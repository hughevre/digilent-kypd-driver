==> flow/design.v <==
module cdc_single_bit_synchronizer #(
    parameter int unsigned ChainLength       = 4,
    parameter bit          IsInputRegistered = 1
) (
    input  logic prim_clk_i,
    input  logic prim_i,
    input  logic sec_clk_i,
    output logic sec_o
);
    logic                                            async_bit;
    (* ASYNC_REG = "TRUE" *) logic [ChainLength-1:0] synchronizer_chain_shr;
    generate
        if (IsInputRegistered) begin
            always_ff @(posedge prim_clk_i) begin
                async_bit <= prim_i;
            end
        end else begin
            assign async_bit = prim_i;
        end
    endgenerate
    always_ff @(posedge sec_clk_i) begin
        synchronizer_chain_shr <= {synchronizer_chain_shr[ChainLength-2:0], async_bit};
    end
    assign sec_o = synchronizer_chain_shr[ChainLength-1];
endmodule
module debouncer #(
    parameter real ClockFrequencyInMHz     = 100.0,
    parameter real StabilityTimeInMicroSec = 1000.0
) (
    input  logic clk_i,
    input  logic reset_i,
    input  logic ripple_i,
    output logic debounced_o
);
    localparam int unsigned StallCntMod   = ClockFrequencyInMHz * StabilityTimeInMicroSec;
    localparam int unsigned StallCntWidth = $clog2(StallCntMod);
    logic                     ripple_syn;
    logic                     ripple_syn_r;
    logic                     ripple_syn_r2;
    logic                     ripple_syn_pe;
    logic [StallCntWidth-1:0] stall_cnt;
    logic                     filtered_ripple_r;
    cdc_single_bit_synchronizer #(
        .ChainLength       (3),
        .IsInputRegistered (0)
    ) u_cdc_ripple_synchronizer (
        .prim_clk_i        (1'b0),
        .prim_i            (ripple_i),
        .sec_clk_i         (clk_i),
        .sec_o             (ripple_syn)
    );
    always_ff @(posedge clk_i) begin
        if (reset_i) begin
            ripple_syn_r  <= '0;
            ripple_syn_r2 <= '0;
        end else begin
            ripple_syn_r  <= ripple_syn;
            ripple_syn_r2 <= ripple_syn_r;
        end
    end
    assign ripple_syn_pe = ripple_syn_r ^ ripple_syn_r2;
    always_ff @(posedge clk_i) begin
        if (reset_i || ripple_syn_pe) begin
            stall_cnt <= '0;
        end else begin
            if (stall_cnt == StallCntMod-1) begin
                stall_cnt         <= '0;
                filtered_ripple_r <= ripple_syn_r2;
            end else begin
                stall_cnt <= stall_cnt + 1'b1;
            end
        end
    end
    assign debounced_o = filtered_ripple_r;
endmodule
module digilent_kypd_decoder #(
    parameter real ClockFrequencyInMHz          = 100.0,
    parameter real KeypadScanningFrequencyInMHz = 1.0
) (
    input  logic       clk_i,
    input  logic       reset_i,
    input  logic [3:0] kypd_rows_i,
    output logic [3:0] kypd_cols_o,
    output logic [3:0] pressed_key_o
);
    typedef enum logic [3:0] {
        IDLE  = 4'b0000,
        COL_1 = 4'b1000,
        COL_2 = 4'b0100,
        COL_3 = 4'b0010,
        COL_4 = 4'b0001
    } cols_scanner_state_e;
    typedef enum logic [3:0] {
        ROW_1 = 4'b0111,
        ROW_2 = 4'b1011,
        ROW_3 = 4'b1101,
        ROW_4 = 4'b1110,
        ROW_N = 4'b1111
    } rows_state_e;
    localparam int unsigned ColsScanningCounterMod   = ClockFrequencyInMHz / (2 * KeypadScanningFrequencyInMHz);
    localparam int unsigned ColsScanningCounterWidth = $clog2(ColsScanningCounterMod);
    localparam int unsigned DeferredDecoderMod       = 32;
    (* fsm_encoding = "user_encoding" *) cols_scanner_state_e cols_scanner_state_r;
    cols_scanner_state_e                                      cols_scanner_state_next;
    logic [ColsScanningCounterWidth-1:0] cols_scanning_cnt;
    logic                                next_col_switch_r;
    logic                                deferred_decoder_en_r;
    logic [3:0]                          pressed_key_code;
    always_ff @(posedge clk_i) begin
        if (reset_i) begin
            cols_scanning_cnt     <= '0;
            next_col_switch_r     <= '0;
            deferred_decoder_en_r <= '0;
        end else begin
            if (cols_scanning_cnt == ColsScanningCounterMod-1) begin
                cols_scanning_cnt <= '0;
                next_col_switch_r <= '1;
            end else if (cols_scanning_cnt == DeferredDecoderMod-1
            ) begin
                cols_scanning_cnt     <= cols_scanning_cnt + 1'b1;
                deferred_decoder_en_r <= '1;
            end else begin
                cols_scanning_cnt     <= cols_scanning_cnt + 1'b1;
                next_col_switch_r     <= '0;
                deferred_decoder_en_r <= '0;
            end
        end
    end
    always_ff @(posedge clk_i) begin
        if (reset_i) cols_scanner_state_r <= IDLE;
        else         cols_scanner_state_r <= cols_scanner_state_next;
    end
    always_comb begin
        unique case (cols_scanner_state_r)
            IDLE:                         cols_scanner_state_next = COL_1;
            COL_1: if (next_col_switch_r) cols_scanner_state_next = COL_2;
                   else                   cols_scanner_state_next = COL_1;
            COL_2: if (next_col_switch_r) cols_scanner_state_next = COL_3;
                   else                   cols_scanner_state_next = COL_2;
            COL_3: if (next_col_switch_r) cols_scanner_state_next = COL_4;
                   else                   cols_scanner_state_next = COL_3;
            COL_4: if (next_col_switch_r) cols_scanner_state_next = COL_1;
                   else                   cols_scanner_state_next = COL_4;
        endcase
    end
    assign kypd_cols_o = ~cols_scanner_state_r;
    always_comb begin
        pressed_key_code = pressed_key_o;
        unique0 case (cols_scanner_state_r)
            COL_1: begin
                if (deferred_decoder_en_r) begin
                    if (kypd_rows_i == ROW_1)
                        pressed_key_code = 4'h1;
                    else if (kypd_rows_i == ROW_2)
                        pressed_key_code = 4'h4;
                    else if (kypd_rows_i == ROW_3)
                        pressed_key_code = 4'h7;
                    else if (kypd_rows_i == ROW_4)
                        pressed_key_code = 4'h0;
                end
            end
            COL_2: begin
                if (deferred_decoder_en_r) begin
                    if (kypd_rows_i == ROW_1)
                        pressed_key_code = 4'h2;
                    else if (kypd_rows_i == ROW_2)
                        pressed_key_code = 4'h5;
                    else if (kypd_rows_i == ROW_3)
                        pressed_key_code = 4'h8;
                    else if (kypd_rows_i == ROW_4)
                        pressed_key_code = 4'hF;
                end
            end
            COL_3: begin
                if (deferred_decoder_en_r) begin
                    if (kypd_rows_i == ROW_1)
                        pressed_key_code = 4'h3;
                    else if (kypd_rows_i == ROW_2)
                        pressed_key_code = 4'h6;
                    else if (kypd_rows_i == ROW_3)
                        pressed_key_code = 4'h9;
                    else if (kypd_rows_i == ROW_4)
                        pressed_key_code = 4'hE;
                end
            end
            COL_4: begin
                if (deferred_decoder_en_r) begin
                    if (kypd_rows_i == ROW_1)
                        pressed_key_code = 4'hA;
                    else if (kypd_rows_i == ROW_2)
                        pressed_key_code = 4'hB;
                    else if (kypd_rows_i == ROW_3)
                        pressed_key_code = 4'hC;
                    else if (kypd_rows_i == ROW_4)
                        pressed_key_code = 4'hD;
                end
            end
        endcase
    end
    always_ff @(posedge clk_i) begin
        if (reset_i) pressed_key_o <= '0;
        else         pressed_key_o <= pressed_key_code;
    end
endmodule
module digilent_kypd_top #(
    parameter real ClockFrequencyInMHz          = 100.0,
    parameter real KeypadScanningFrequencyInMHz = 1.0
) (
    input  logic       clk_i,
    input  logic       reset_i,
    input  logic [3:0] kypd_rows_i,
    output logic [3:0] kypd_cols_o,
    output logic [3:0] pressed_key_o
);
    logic [3:0] kypd_rows_debounced;
    digilent_kypd_decoder #(
        .ClockFrequencyInMHz          (ClockFrequencyInMHz),
        .KeypadScanningFrequencyInMHz (KeypadScanningFrequencyInMHz)
    ) u_digilent_kypd_decoder (
        .clk_i                        (clk_i),
        .reset_i                      (reset_i),
        .kypd_rows_i                  (kypd_rows_debounced),
        .kypd_cols_o                  (kypd_cols_o),
        .pressed_key_o                (pressed_key_o)
    );
    generate
        genvar i;
        for (i = 0; i < 4; i++) begin
            debouncer #(
                .ClockFrequencyInMHz     (ClockFrequencyInMHz),
                .StabilityTimeInMicroSec (0.08)
            ) u_row_ripple_remover (
                .clk_i                   (clk_i),
                .reset_i                 (reset_i),
                .ripple_i                (kypd_rows_i[i]),
                .debounced_o             (kypd_rows_debounced[i])
            );
        end
    endgenerate
endmodule
# Reports on digilent_kypd_top
# Tool output for the design above, in the order of the flow.
# Lines are those of the file above, counted from 1.
# Cell names lack the library's common part.
# The mark n/a stands for no value.
# inputs
top,digilent_kypd_top
clock_port,clk_i
library,sky130hd
lib_corner,tt_025C_1v80

# Word-level counts
# Source: Yosys, flattened and elaborated, memories not mapped. Widths are those after wreduce. Registers that Yosys merges into a memory's read port (data or address) are not register bits. Print and check cells do not count. Equal cells are merged and count once.
# op_classes
addsub,5
mul,0
n_eq,23
div_mod_pow,0
compare,0
n_logic,9
muxes,29
reduce_and_logical,16
shifts,0
# ops
cell,n
4-bit 2-to-1 mux,22
5-bit by 1-bit inequality test with 1-bit output (second input constant),4
4-bit case mux with 5-bit select,1
4-bit == test (second input constant),4
4-bit case mux with 4-bit select,1
3-bit by 1-bit adder with 3-bit output (second input constant),4
3-bit == test (second input constant),4
2-bit by 1-bit inequality test with 1-bit output (second input constant),5
2-bit OR reduction,5
9-bit AND reduction,1
2-bit AND reduction,4
4-bit by 3-bit == test with 1-bit output (second input constant),2
6-bit by 1-bit adder with 6-bit output (second input constant),1
6-bit by 5-bit == test with 1-bit output (second input constant),1
6-bit == test (second input constant),1
1-bit bitwise XOR,4
1-bit logical OR,4
1-bit inverter,4
4-bit by 1-bit == test with 1-bit output (second input constant),1
4-bit by 2-bit == test with 1-bit output (second input constant),1
4-bit inverter,1
4-bit zero test,1
4-bit nonzero test,1
3-bit 2-to-1 mux,1
1-bit 2-to-1 mux,3
2-bit 2-to-1 mux,1
# bits
mem_bits_ro,0
latchBits,0
n_memories,0
word_cells,107
regBits,52
clocked_rd_ports_x_width,0
out_inout_bits,8
mem_bits_rw,0

# Logic depth
# Depth = most cells in a row (Yosys ltp): at word level without a register or memory, in the mapped netlist without a sequential cell, where the memories' decode and read muxes count.
# logic_depth
word_depth,7
abc_area,0
depth_mapped,7

# Mapped cells and area
# Source: synth_stat.txt of the flow (Yosys; design flattened, memories mapped). It holds for the ABC_AREA given above (unset counts as 0); a run with the other value may have another netlist.
# The area totals of this step are shown rounded.
# synth_totals
buffers,11
synth_area_um2,2010
cell_count,188
sequential_area_um2,1100
flip_flops,53
# types
type,n,type_area_um2
dfxtp_1,49,980.941
ha_1,10,125.12
edfxtp_1,4,120.115
nor2_1,18,67.565
nor2b_1,9,56.304
xor2_1,6,52.55
and2_1,8,50.048
nor3b_1,5,37.536
a21oi_1,7,35.034
xnor2_1,4,35.034
o41ai_2,2,32.531
mux2i_1,3,30.029
nand2_1,8,30.029
inv_1,7,26.275
nand4b_1,3,26.275
nor4_1,4,25.024
o21ai_0,5,25.024
nor3_1,4,20.019
# Other cell types: 23; their cells: 32.
# By module: a second synthesis without flattening, with its own total; a netlist apart from the flattened one above.
# hier_totals
hier_cells,183
hier_area_um2,2070
# Each row is one instance without its submodules.
# modules
mod,area_um2,cells,instances,seq_area_um2
debouncer,230,18,4,130
digilent_kypd_decoder,911,99,1,340
cdc_single_bit_synchronizer,60.1,3,4,60.1
digilent_kypd_top,0.0,0,1,0.0

# Worst setup path after synthesis
# Source: OpenSTA report_checks on the synthesized netlist (no wires, ideal clock, input and output delay 20% of the period each), path of least setup slack; recovery checks are left aside. Register names are those of the netlist, which keeps one name where synthesis merged equal registers.
# synth_timing
kind,reg-to-reg
startpoint,register genblk1[2].u_row_ripple_remover.filtered_ripple_r
endpoint,register u_digilent_kypd_decoder.pressed_key_o[3]
path_slack_ns,0.039
delay_ns,1.311
tclk_ns,1.35
t_arrival_ns,1.240
required_time_ns,1.279
driving_pins,6
t_first_pin_ns,0.000
setup_time_ns,0.071
period_less_setup_slack_ns,1.311
# "delay_ns" = arrival - input delay + setup time.
# "driving_pins": output pins that drive a net of the path, with the launching flip-flop's if there is one; two outputs of one cell count as two.
# "period_less_setup_slack_ns" = period - worst setup slack (recovery checks aside). The figure is calculated, with input and output delays left at 20% of the set period.
# Between the ends stands the longest chain of elaborated cells between them, by number of cells; it is not shown to be the way that was timed. Of several equally long chains one is given.
# A line is the first line of the expression or statement that the cell stems from. Yosys adds cells for indexed reads and writes and turns some case tables into memories.
# synth_between
path_cell_list,edfxtp_1 > buf_6 > xnor2_2 > o211a_4 > a211o_1 > a21oi_1
elab_chain_len,7
cone_cells,30
classes_between,eq/ne: 8; mux: 21; reduce/logical: 1
# synth_lines
element,line_no,rtl
"start, declared",42,logic                     filtered_ripple_r;
"start, assigned",68,filtered_ripple_r <= ripple_syn_r2;
4-bit == test,194,else if (kypd_rows_i == ROW_4)
4-bit 2-to-1 mux,194,
4-bit 2-to-1 mux,192,else if (kypd_rows_i == ROW_3)
4-bit 2-to-1 mux,190,else if (kypd_rows_i == ROW_2)
4-bit 2-to-1 mux,188,if (kypd_rows_i == ROW_1)
4-bit 2-to-1 mux,187,if (deferred_decoder_en_r) begin
4-bit case mux with 4-bit select,149,unique0 case (cols_scanner_state_r)
"end, assigned",201,if (reset_i) pressed_key_o <= '0;
"end, assigned",202,else         pressed_key_o <= pressed_key_code;
"end, declared",84,output logic [3:0] pressed_key_o

# Timing after layout
# From the final timing report of run A: the path of least setup slack in the routed layout; clock arrival at registers is part of the times.
# layout_timing
kind,reg-to-reg
startpoint,register genblk1[2].u_row_ripple_remover.filtered_ripple_r
endpoint,register u_digilent_kypd_decoder.pressed_key_o[1]
path_slack_ns,0.16
setup_time_ns,0.11
t_arrival_ns,1.74
tclk_ns,1.69
driving_pins,6
t_first_pin_ns,0.31
required_time_ns,1.89
# Between the ends stands the longest chain of elaborated cells between them, by number of cells; it is not shown to be the way that was timed. Of several equally long chains one is given.
# layout_between
path_cell_list,edfxtp_1 > buf_6 > xnor2_1 > o21ai_0 > a221oi_1 > a211oi_1
elab_chain_len,7
cone_cells,30
classes_between,eq/ne: 8; mux: 21; reduce/logical: 1
# layout_lines
element,line_no,rtl
"start, declared",42,logic                     filtered_ripple_r;
"start, assigned",68,filtered_ripple_r <= ripple_syn_r2;
4-bit == test,194,else if (kypd_rows_i == ROW_4)
4-bit 2-to-1 mux,194,
4-bit 2-to-1 mux,192,else if (kypd_rows_i == ROW_3)
4-bit 2-to-1 mux,190,else if (kypd_rows_i == ROW_2)
4-bit 2-to-1 mux,188,if (kypd_rows_i == ROW_1)
4-bit 2-to-1 mux,187,if (deferred_decoder_en_r) begin
4-bit case mux with 4-bit select,149,unique0 case (cols_scanner_state_r)
"end, assigned",201,if (reset_i) pressed_key_o <= '0;
"end, assigned",202,else         pressed_key_o <= pressed_key_code;
"end, declared",84,output logic [3:0] pressed_key_o

# Flow measurements of digilent_kypd_top on sky130hd: 2 stored runs with different settings, listed in no order. Input and output delays are each 20% of the period that was set; the output load is 0.01 pF.
# "period_less_ws_ns" is the run's clock period less its worst setup slack. It is reckoned from that one timing run; input and output delays stay at 20% of the period that was set.
# "timing.worst_path_ns" is the time allowed to the run's worst setup path (the clock period less input and output delay, where it has them) less its slack. Clock arrival times count: a late capture clock shortens it, a late launch clock lengthens it.
# The results are shown rounded.
# Among the settings, -- means not set for that run.
setting or result,run A,run B
period_ns,1.69,2.52
CORE_UTILIZATION,51,40
SETUP_SLACK_MARGIN,0.21,--
PLACE_DENSITY,0.8,--
HOLD_SLACK_MARGIN,0.16,--
CORE_ASPECT_RATIO,0.93,--
CAP_MARGIN,20,20
SLEW_MARGIN,40,20
CORE_MARGIN,2,2
ys_area_um2,2010,2010
period_less_ws_ns,1.534,1.975
fin_util_frac,0.634,0.476
setup_worst_slack_ns,0.156,0.545
die_footprint_um2,4460,5610
timing.worst_path_ns,1.53,1.47
timing.worst_path_kind,reg-to-reg,reg-to-output
